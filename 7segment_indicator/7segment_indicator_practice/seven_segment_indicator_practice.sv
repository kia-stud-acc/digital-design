==> flow/design.v <==
module seven_segment_indicator_practice #(parameter clk_div = 16,
                                          parameter q_of_7segment_ind = 4)
                                        (input CLK, 
                                        input RESET, 
                                        input logic[3:0] KEY_SW, 
                                        output logic[7:0] SEG,
                                        output logic[3:0] DIG);
	logic[3:0] key;
	assign key = ~KEY_SW;
  logic[7:0] seg;
  assign SEG = ~seg;
  logic[3:0] dig;
  assign DIG = ~dig;
	logic[clk_div-1:0] counter;
	always_ff @(posedge CLK or negedge RESET) begin
		if (~RESET) begin
			counter <= '0;
		end
		else begin
			counter <= counter + 1'b1;
		end
	end
  function logic [7:0] dig_to_seg (input logic [3:0] dig);
    case (dig)
      'h0: dig_to_seg = 'b11111100;   
      'h1: dig_to_seg = 'b01100000;
      'h2: dig_to_seg = 'b11011010;   
      'h3: dig_to_seg = 'b11110010;   
      'h4: dig_to_seg = 'b01100110;   
      'h5: dig_to_seg = 'b10110110;   
      'h6: dig_to_seg = 'b10111110;   
      'h7: dig_to_seg = 'b11100000;   
      'h8: dig_to_seg = 'b11111110;   
      'h9: dig_to_seg = 'b11100110;   
      'ha: dig_to_seg = 'b11101110;   
      'hb: dig_to_seg = 'b00111110;
      'hc: dig_to_seg = 'b10011100;
      'hd: dig_to_seg = 'b01111010;
      'he: dig_to_seg = 'b10011110;
      'hf: dig_to_seg = 'b10001110;
    endcase
  endfunction
  logic[q_of_7segment_ind*4-1 : 0] num;
  always_ff @(posedge CLK or negedge RESET) begin
    if (~RESET) begin
      num <= 1'b0;
    end
    else  if (counter == '0) begin
      if (add_flag) begin
        num <= num + 1'b1;
      end
      else if (sub_flag) begin
        num <= num - 1'b1;
      end
    end
  end
  logic[1:0] prev_keys;
  always_ff @(posedge CLK or negedge RESET) begin
    if (~RESET) begin
      prev_keys <= '0;
    end
    else if (counter == '0) begin
      prev_keys <= key[1:0];
    end
  end
  assign sub_flag = prev_keys[1] & ~key[1];
  assign add_flag = prev_keys[0] & ~key[0];
  logic[$clog2(q_of_7segment_ind)-1 : 0] index;
  always_ff @(posedge CLK or negedge RESET) begin
    if (~RESET) begin
      index <= 1'b0;
    end
    else if (counter == '0) begin
      index <= index + 1'b1;
    end
  end
  assign seg = dig_to_seg(num[(index * 4)+3 -: 4]);
  assign dig = q_of_7segment_ind' (1'b1) << index;
endmodule
# Step by step through the tools: seven_segment_indicator_practice
# Tool output for the design above, in the order of the flow.
# Line numbers count from 1 in the design file above.
# Operators: Yosys type, input widths -> output width; for muxes data width and select width s.
# Not given: -
[setup]
design = "seven_segment_indicator_practice"
clk_port = "CLK"
lib = "sky130hd"
corner = "tt_025C_1v80"

# Word level
# Source: Yosys, flattened and elaborated, memories not mapped. Widths are those after wreduce. Registers that Yosys merges into a memory's read port (data or address) are not register bits. Print and check cells do not count. Equal cells are merged and count once.
# Yosys's memory passes give these memory sizes; they may raise the number of words (mostly to a power of two), join words into wider ones and drop unused or constant bits.
[word_totals]
romBits = 112
in_bits = 6
elab_cells = 26
output_inout_bits = 12
reg_bits = 36
memories = 1
[memory_table]
columns = ["memory", "words", "word_bits", "read_ports", "wr", "line", "rtl"]
rows = [
  ["(name not given)", 16, 7, 1, 0, 24, "case (dig)"],
]
[classes]
shifts = 2
add_sub_neg = 7
n_reduce_logical = 3
muxes = 2
bitwise = 7
[op_table]
columns = ["cell", "n"]
rows = [
  ["$add 16x1->16 const B", 2],
  ["$mux 16", 2],
  ["$sub 16x1->16 const B", 1],
  ["$shiftx 16x7->4", 1],
  ["$logic_not 16->1", 1],
  ["$not 8->8", 1],
  ["$sub 6x3->7 const B", 1],
  ["$add 5x1->6 const B", 1],
  ["$add 4x2->5 const B", 1],
  ["$shl 1x2->4 const A", 1],
  ["$not 4->4", 1],
  ["$and 1x1->1", 2],
  ["$not 1->1", 2],
  ["$add 2x1->2 const B", 1],
  ["$not 2->2", 1],
  ["$reduce_and 2->1", 1],
  ["$reduce_bool 2->1", 1],
]

# Logic depth
# Longest topological path by Yosys (ltp), each cell counted once; first at word level (registers and memories cut), then after technology mapping (sequential cells cut; the memories' decode and read muxes count).
[depth]
word_depth = 5
abc_area = 0
ltp_mapped = 9
mapped_depth_nobuf = 9

# After synthesis
# The flow's flattened synthesis, as Yosys stat reports it; memories are mapped. The netlist is that of the ABC_AREA named above (0 if unset); the other value can give another one.
# The area totals of this step are shown rounded.
[types]
columns = ["type", "n"]
rows = [
  ["sky130_fd_sc_hd__dfrtp_1", 36],
  ["sky130_fd_sc_hd__ha_1", 28],
  ["sky130_fd_sc_hd__xnor2_1", 15],
  ["sky130_fd_sc_hd__nand2_1", 32],
  ["sky130_fd_sc_hd__o21ai_0", 22],
  ["sky130_fd_sc_hd__xor2_1", 12],
  ["sky130_fd_sc_hd__mux4_2", 4],
  ["sky130_fd_sc_hd__inv_1", 22],
  ["sky130_fd_sc_hd__nand3_1", 12],
  ["sky130_fd_sc_hd__a21o_1", 7],
  ["sky130_fd_sc_hd__and3_1", 7],
  ["sky130_fd_sc_hd__nor2_1", 11],
  ["sky130_fd_sc_hd__a21oi_1", 8],
  ["sky130_fd_sc_hd__a211oi_1", 4],
  ["sky130_fd_sc_hd__mux2i_1", 3],
  ["sky130_fd_sc_hd__nor2b_1", 4],
  ["sky130_fd_sc_hd__nor3_1", 5],
  ["sky130_fd_sc_hd__mux2_2", 2],
]
# Not listed: further types 30, cells in them 45.
[mapped]
flip_flops = 36
seq_area_um2 = 901
yosys_area_um2 = 2620
buf_cells = 7
cells = 279

# Timing after synthesis
# Source: OpenSTA report_checks on the synthesized netlist (no wires, ideal clock, input and output delay 20% of the period each), path of least setup slack; recovery checks are left aside. Register names are those of the netlist, which keeps one name where synthesis merged equal registers.
[synth_path]
kind = "in2reg"
start = "input port KEY_SW[0]"
end = "register num[13]"
t_required_ns = 3.169
setup_slack_ns = 0.568
t_first_pin_ns = 0.658
delay_ns = 2.064
input_delay_ns = 0.658
clock_period_ns = 3.29
n_path_buf = 0
stages = 8
arrival_time_ns = 2.601
synth_period_reached_ns = 2.722
# "delay_ns" = arrival - input delay + setup time.
# "stages": output pins that drive a net of the path, with the launching flip-flop's if there is one; two outputs of one cell count as two.
# "synth_period_reached_ns" is the clock period less the worst setup slack; recovery checks do not enter. This is arithmetic on one report: input and output delays are still those of the set period (20% each).
# The rows between start and end are the longest chain of elaborated cells between them; the timing report does not say that the signal goes this way. Where chains are equally long, one stands for them.
# A line is the first line of the expression or statement that the cell stems from. Yosys adds cells for indexed reads and writes and turns some case tables into memories.
# At most two assigning lines are given for a register; there are more.
[synth_via]
path_cell_list = "sky130_fd_sc_hd__nand2_1 -> sky130_fd_sc_hd__ha_1 -> sky130_fd_sc_hd__a21o_1 -> sky130_fd_sc_hd__a22o_1 -> sky130_fd_sc_hd__or3_1 -> sky130_fd_sc_hd__a31oi_1 -> sky130_fd_sc_hd__xor2_1 -> sky130_fd_sc_hd__o21ai_1"
elab_chain_len = 5
cells_between = 6
cone_lines = 3
cone_classes = "mux (1); logic (3); reduce/logical (2)"
[synth_lines]
columns = ["element", "line", "rtl"]
rows = [
  ["start: declaration", 5, "input logic[3:0] KEY_SW,"],
  ["$not 2->2", 9, "assign key = ~KEY_SW;"],
  ["$not 1->1", 67, "assign add_flag = prev_keys[0] & ~key[0];"],
  ["$and 1x1->1", 67, ""],
  ["$reduce_bool 2->1", "-", ""],
  ["$reduce_and 2->1", "-", ""],
  ["end: assignment", 50, "num <= num + 1'b1;"],
  ["end: assignment", 53, "num <= num - 1'b1;"],
  ["end: declaration", 43, "logic[q_of_7segment_ind*4-1 : 0] num;"],
]

# Stored flow runs of seven_segment_indicator_practice (2 of them; Yosys, OpenROAD, sky130hd). They differ in their settings and are not a sequence. Constraints: input delay and output delay 20% of the set period each, output load 0.01 pF.

[[run]]
name = "run 1"
[run.settings]
period_ns = 1.96
CORE_UTILIZATION = 69
SETUP_SLACK_MARGIN = -0.05
PLACE_DENSITY = 0.36
CORE_MARGIN = 3
CELL_PAD_IN_SITES_GLOBAL_PLACEMENT = 2
ABC_AREA = 0
GPL_TIMING_DRIVEN = 1
GPL_ROUTABILITY_DRIVEN = 0
CTS_CLUSTER_DIAMETER = 218
CAP_MARGIN = 30
SLEW_MARGIN = 20
[run.results]
outcome = "unfinished; error GPL-0301 in placement"

[[run]]
name = "run 2"
[run.settings]
period_ns = 3.16
CORE_UTILIZATION = 61
PLACE_DENSITY_LB_ADDON = 0.23
CORE_ASPECT_RATIO = 1.95
CELL_PAD_IN_SITES_GLOBAL_PLACEMENT = 1
CELL_PAD_IN_SITES_DETAIL_PLACEMENT = 2
ABC_AREA = 0
GPL_TIMING_DRIVEN = 0
SLEW_MARGIN = 0
CAP_MARGIN = 20
CORE_MARGIN = 2
[run.results]
outcome = "unfinished; error DPL-0033 in placement"
